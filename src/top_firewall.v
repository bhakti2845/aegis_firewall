==> flow/design.v <==
module ascii_converter (
    input [1:0] code,  
    output reg [7:0] ascii  
);
    always @(*) begin
        case (code)
            2'b01: ascii = "R";   
            2'b10: ascii = "P";   
            2'b11: ascii = "B";   
            default: ascii = 8'h00;
        endcase
    end
endmodule
module fsm_firewall (
    input clk,  
    input rst,  
    input rule_violation,  
    input pattern_violation,  
    output reg alert_out,  
    output reg firewall_block,  
    output reg [1:0] led_status  
);
    parameter NORMAL  = 2'b00;
    parameter ALERT   = 2'b01;
    parameter ISOLATE = 2'b10;
    parameter RECOVER = 2'b11;
    reg [1:0] current_state, next_state;
    reg [1:0] alert_counter;
    reg [7:0] isolate_timer;
    wire violation = rule_violation || pattern_violation;
    always @(posedge clk or posedge rst) begin
        if (rst) begin
            current_state   <= NORMAL;
            alert_counter   <= 2'd0;
            isolate_timer   <= 8'd0;
        end else begin
            current_state <= next_state;
            if (violation) begin
                alert_counter <= alert_counter + 1;
            end else if (current_state == NORMAL || current_state == RECOVER) begin
                alert_counter <= 0;  
            end
            if (current_state == ISOLATE)
                isolate_timer <= isolate_timer + 1;
            else
                isolate_timer <= 0;
        end
    end
    always @(*) begin
        case (current_state)
            NORMAL: begin
                if (violation)
                    next_state = ALERT;
                else
                    next_state = NORMAL;
            end
            ALERT: begin
                if (alert_counter >= 3)
                    next_state = ISOLATE;
                else if (!violation)
                    next_state = NORMAL;
                else
                    next_state = ALERT;
            end
            ISOLATE: begin
                if (isolate_timer >= 20)
                    next_state = RECOVER;
                else
                    next_state = ISOLATE;
            end
            RECOVER: begin
                if (!violation)
                    next_state = NORMAL;
                else
                    next_state = RECOVER;
            end
            default: next_state = NORMAL;
        endcase
    end
    always @(*) begin
        alert_out      = (current_state == ALERT);
        firewall_block = (current_state == ISOLATE);
        led_status     = current_state;
    end
endmodule
module packet_filter (
    input        clk,  
    input        rst,  
    input [15:0] addr_in,  
    input [3:0]  cmd_in,  
    input [31:0] data_in,  
    output reg   rule_violation  
);
    wire r1_violation, r2_violation, r3_violation;
    assign r1_violation = (addr_in == 16'h0000);
    assign r2_violation = (data_in == 32'hDEADBEEF);
    assign r3_violation = ((cmd_in == 4'b0010) && (addr_in == 16'h1234)); 
    always @(posedge clk or posedge rst) begin
        if (rst)
            rule_violation <= 0;
        else
            rule_violation <= r1_violation | r2_violation | r3_violation;
    end
endmodule
module pattern_checker (
    input wire clk,  
    input wire rst,  
    input wire [31:0] data_in,  
    output reg pattern_violation,  
    output reg repeat_flag,  
    output reg signature_flag,  
    output reg [2:0] repeat_count,  
    output reg [2:0] timeout_counter,  
    output reg [31:0] prev_data  
);
    parameter SIG1 = 32'hCAFEBABE;
    parameter SIG2 = 32'h0000BEEF;
    always @(posedge clk or posedge rst) begin
        if (rst) begin
            pattern_violation <= 0;
            repeat_flag       <= 0;
            signature_flag    <= 0;
            repeat_count      <= 1;  
            timeout_counter   <= 0;
            prev_data         <= 32'h0;
        end else begin
            signature_flag <= (data_in == SIG1 || data_in == SIG2);
            if (data_in == prev_data) begin
                if (repeat_count < 3)
                    repeat_count <= repeat_count + 1;
                repeat_flag <= (repeat_count + 1 == 3);
                timeout_counter <= 0;
            end else begin
                repeat_count <= 1;  
                repeat_flag <= 0;   
                timeout_counter <= timeout_counter + 1;
            end
            pattern_violation <= signature_flag || repeat_flag;
            prev_data <= data_in;
        end
    end
endmodule
module top_firewall (
    input clk,  
    input rst,  
    input [31:0] data_in,  
    input [15:0] addr,  
    input wr_en,  
    input rd_en,  
    output alert_out,  
    output firewall_block,  
    output [1:0] led_status  
);
    wire rule_violation;
    wire pattern_violation;
    wire [1:0] violation_code;
    assign violation_code = {pattern_violation, rule_violation};
    packet_filter u1 (
        .clk(clk),
        .rst(rst),
        .addr_in(addr),
        .cmd_in({2'b00, wr_en, rd_en}),
        .data_in(data_in),
        .rule_violation(rule_violation)
    );
wire repeat_flag;
wire signature_flag;
wire [2:0] repeat_count;
wire [2:0] timeout_counter;
wire [31:0] prev_data;
pattern_checker u2 (
    .clk(clk),
    .rst(rst),
    .repeat_count(repeat_count),        
    .timeout_counter(timeout_counter),
    .prev_data(prev_data),         
    .data_in(data_in),
    .repeat_flag(repeat_flag),
    .signature_flag(signature_flag),
    .pattern_violation(pattern_violation)
);
    fsm_firewall u3 (
        .clk(clk),
        .rst(rst),
        .rule_violation(rule_violation),
        .pattern_violation(pattern_violation),
        .alert_out(alert_out),
        .firewall_block(firewall_block),
        .led_status(led_status)
    );
    wire [7:0] ascii_msg;
    ascii_converter u4 (
        .code(violation_code),
        .ascii(ascii_msg)
    );
endmodule
== From RTL to reports: top_firewall ==
What the tools print for top_firewall, step after step.
Line numbers count from 1 in the design file above.
Library cell names are shortened.
The mark n/a stands for no value.

* Design top: top_firewall
* Clock: clk
* Standard-cell library: sky130hd
* Corner: tt_025C_1v80

== After elaboration ==
Yosys after proc, flatten, opt, wreduce and memory -nomap, before mapping. Memory bits, and registers merged into a memory's read port (data or address), are not among the register bits. Print and check cells are not counted. Equal cells are merged and count once.

* Register bits: 51
* Input port bits: 52
* RAM bits: 0
* Output and inout bits: 4
* Memory bits (read-only): 0
* Elaborated cells: 47
* Bits in latches: 0
* Word width x clocked read ports: 0
* Memories: 0

* Divide/modulo/power cells: 0
* Magnitude comparators: 3
* Multiply operators: 0
* Shift operators: 0
* Muxes and demuxes: 11
* Bitwise gates (word level): 2
* Equality and inequality tests: 11
* Add/sub/neg operators: 3
* Reductions and logical operators: 8

{| class="wikitable"
|+ Operators by type and width
! cell !! number
|-
| equality test 32 bit with constant B || 2
|-
| equality test 32 x 16 -> 1 bit with constant B || 1
|-
| equality test 32 x 2 -> 1 bit with constant B || 1
|-
| equality test 32 bit || 1
|-
| equality test 16 x 13 -> 1 bit with constant B || 1
|-
| zero test 16 bit || 1
|-
| adder 8 x 1 -> 8 bit with constant B || 1
|-
| >= comparator 8 x 5 -> 1 bit with constant B || 1
|-
| case mux 2 bit (select 4 bit) || 1
|-
| 2-to-1 mux 8 bit || 1
|-
| 2-to-1 mux 2 bit || 4
|-
| equality test 2 bit with constant B || 3
|-
| 2-to-1 mux 3 bit || 2
|-
| logical OR 1 bit || 4
|-
| adder 3 x 1 -> 4 bit with constant B || 1
|-
| < comparator 3 x 2 -> 1 bit with constant B || 1
|-
| 2-to-1 mux 1 bit || 3
|-
| bitwise OR 1 bit || 2
|-
| adder 2 x 1 -> 2 bit with constant B || 1
|-
| equality test 2 x 1 -> 1 bit with constant B || 1
|-
| >= comparator 2 bit with constant B || 1
|-
| inequality test 2 bit with constant B || 1
|-
| zero test 2 bit || 1
|-
| nonzero test 2 bit || 1
|-
| logical AND 1 bit || 1
|}

== Depth ==
Yosys ltp: most cells in a row. Word level: on the elaborated netlist, between registers, memories and ports. Mapped: between sequential cells and ports; inverters and the memories' decode and read muxes count.

* Word-level depth: 4
* ABC_AREA: 0
* Depth in mapped cells: 5
* Mapped depth without buffers: 5

== Mapped cells and area ==
The flow's flattened synthesis, as Yosys stat reports it; memories are mapped. The netlist is that of the ABC_AREA named above (0 if unset); the other value can give another one.

* Area of sequential cells: 1277.5 µm²
* Standard cells after synthesis: 188
* Flip-flops: 51
* Buffer cells: 0
* Chip area (Yosys): 2262.2 µm²

{| class="wikitable"
|+ Cells by type
! type !! number !! total area (µm²)
|-
| dfrtp_1 || 50 || 1251.2
|-
| xor2_1 || 34 || 297.786
|-
| ha_1 || 9 || 112.608
|-
| nor4_1 || 11 || 68.816
|-
| nand4_1 || 8 || 50.048
|-
| and2_1 || 7 || 43.792
|-
| nor3_1 || 7 || 35.034
|-
| o21ai_0 || 7 || 35.034
|-
| xnor2_1 || 4 || 35.034
|-
| nand3_1 || 6 || 30.029
|-
| dfstp_2 || 1 || 26.275
|-
| inv_1 || 7 || 26.275
|-
| nand4b_1 || 3 || 26.275
|-
| a21oi_1 || 5 || 25.024
|-
| nor4_2 || 2 || 25.024
|-
| a21boi_0 || 3 || 22.522
|-
| or4_1 || 3 || 22.522
|-
| and4b_1 || 2 || 20.019
|}

Other cell types: 10; their cells: 19.
By module: a second synthesis without flattening, with its own total; a netlist apart from the flattened one above.

* Cell total of the unflattened synthesis: 213
* Area total of the unflattened synthesis: 2462.4 µm²

Each row is one instance without its submodules.

{| class="wikitable"
|+ By module
! module !! seq. area (µm²) !! cells !! area (µm²) !! times used
|-
| pattern_checker || 1027.2 || 127 || 1664.1 || 1
|-
| fsm_firewall || 300.3 || 62 || 616.8 || 1
|-
| packet_filter || 25.0 || 23 || 177.7 || 1
|-
| top_firewall || 0.0 || 1 || 3.8 || 1
|}

== Timing after synthesis ==
OpenSTA on the mapped netlist: ideal clock, no wires. The path of least setup slack (recovery checks aside). Input and output delay are each 20% of the period. Register names are those of the netlist, which keeps one name where synthesis merged equal registers.

* Path type: flip-flop to flip-flop
* Start point: register u2.prev_data[14]
* End point: register u2.repeat_count[0]
* Data arrival time: 1412 ps
* Launch time at the first pin: 0 ps
* Required time: 1606 ps
* Library setup time: 94 ps
* Slack: 194 ps
* Path delay: 1506 ps
* Buffers on the path: 0
* Period: 1700 ps
* Driving pins on the path: 5
* Synthesis period reached: 1506 ps

"path delay" = arrival - input delay + setup time.
"driving pins on the path" counts driving pins, that of a launching flip-flop among them; a cell with two outputs on the path counts twice.
"synthesis period reached" is the clock period less the worst setup slack; recovery checks do not enter. This is arithmetic on one report: input and output delays are still those of the set period (20% each).
The rows between start and end are the longest chain of elaborated cells between them; the timing report does not say that the signal goes this way. Where chains are equally long, one stands for them.
A line is the first line of the expression or statement that the cell stems from. Yosys adds cells for indexed reads and writes and turns some case tables into memories.
A register here has more assigning lines than the two given.

* Cell sequence: dfrtp_1 -> xor2_1 -> nor4_2 -> nand2_1 -> or4_1
* Cells in the longest elaborated chain: 2
* Elaborated cells on any way between the ends: 3
* RTL lines with such cells: 1
* Those cells by class: 2 x eq/ne; 1 x mux

{| class="wikitable"
|+ RTL lines, path after synthesis
! element !! RTL line !! source
|-
| start, declared || 114 || <nowiki>output reg [31:0] prev_data</nowiki>
|-
| start, assigned || 125 || <nowiki>prev_data         <= 32'h0;</nowiki>
|-
| start, assigned || 139 || <nowiki>prev_data <= data_in;</nowiki>
|-
| equality test 32 bit || 128 || <nowiki>if (data_in == prev_data) begin</nowiki>
|-
| 2-to-1 mux 3 bit || 128 ||
|-
| end, assigned || 123 || <nowiki>repeat_count      <= 1;</nowiki>
|-
| end, assigned || 130 || <nowiki>repeat_count <= repeat_count + 1;</nowiki>
|-
| end, declared || 112 || <nowiki>output reg [2:0] repeat_count,</nowiki>
|}

== Path in the finished layout ==
Path of least setup slack in the final report of run A (OpenROAD, finished layout, wires in). Where an end is a register, its clock arrival counts in the times.
The path's times are printed in steps of 10 ps; the period is the one set.

* Path type: input port to flip-flop
* Start point: input data_in[22]
* End point: register u2.repeat_count[0]
* Data arrival time: 2360 ps
* Driving pins on the path: 5
* Required time: 3030 ps
* Library setup time: 80 ps
* Input delay: 560 ps
* Buffers on the path: 1
* Launch time at the first pin: 560 ps
* Period: 2820 ps
* Slack: 660 ps

The rows between start and end are the longest chain of elaborated cells between them; the timing report does not say that the signal goes this way. Where chains are equally long, one stands for them.
A register here has more assigning lines than the two given.

* Cell sequence: clkdlybuf4s50_1 -> xor2_1 -> nor4_1 -> nand4_1 -> or4_1
* Cells in the longest elaborated chain: 2
* Elaborated cells on any way between the ends: 3
* RTL lines with such cells: 1
* Those cells by class: 2 x eq/ne; 1 x mux

{| class="wikitable"
|+ RTL lines, path post-layout
! element !! RTL line !! source
|-
| start, declared || 146 || <nowiki>input [31:0] data_in,</nowiki>
|-
| equality test 32 bit || 128 || <nowiki>if (data_in == prev_data) begin</nowiki>
|-
| 2-to-1 mux 3 bit || 128 ||
|-
| end, assigned || 123 || <nowiki>repeat_count      <= 1;</nowiki>
|-
| end, assigned || 130 || <nowiki>repeat_count <= repeat_count + 1;</nowiki>
|-
| end, declared || 112 || <nowiki>output reg [2:0] repeat_count,</nowiki>
|}

# Flow runs of top_firewall

Design top_firewall on sky130hd. What follows are 2 stored runs of the flow, each under its own settings; their order means nothing. The constraints put input and output delay at 20% of the set period each and load the outputs with 0.01 pF.
"power consumption": no workload was simulated; the value follows from the tool's default switching activity.

=== Run A ===
{| class="wikitable"
! Setting !! Value
|-
| period_ns || 2.82
|-
| CORE_UTILIZATION || 25
|-
| SETUP_SLACK_MARGIN || 0.46
|-
| CORE_ASPECT_RATIO || 1.82
|-
| CELL_PAD_IN_SITES_DETAIL_PLACEMENT || 2
|-
| TNS_END_PERCENT || 65
|-
| GPL_TIMING_DRIVEN || 1
|-
| GPL_ROUTABILITY_DRIVEN || 0
|-
| CTS_CLUSTER_SIZE || 62
|-
| CAP_MARGIN || 5
|-
| MIN_ROUTING_LAYER || met2
|-
| CORE_MARGIN || 2
|-
| SLEW_MARGIN || 20
|-
! Result !! Value
|-
| Synthesized cell area || 2262.2 µm²
|-
| Post-route utilization || 35.9 %
|-
| Final setup TNS || 0 ps
|-
| Power consumption || 1.558 mW
|-
| Smallest setup slack || 662 ps
|-
| Area inside the die boundary || 9859.9 µm²
|-
| Standard-cell area after layout || 3138.0 µm²
|}

=== Run B ===
{| class="wikitable"
! Setting !! Value
|-
| period_ns || 2.11
|-
| CAP_MARGIN || 20
|-
| CORE_MARGIN || 2
|-
| CORE_UTILIZATION || 40
|-
| SLEW_MARGIN || 20
|-
! Result !! Value
|-
| Synthesized cell area || 2262.2 µm²
|-
| Post-route utilization || 59.2 %
|-
| Final setup TNS || 0 ps
|-
| Power consumption || 1.954 mW
|-
| Smallest setup slack || 142 ps
|-
| Area inside the die boundary || 6272.6 µm²
|-
| Standard-cell area after layout || 3240.6 µm²
|}
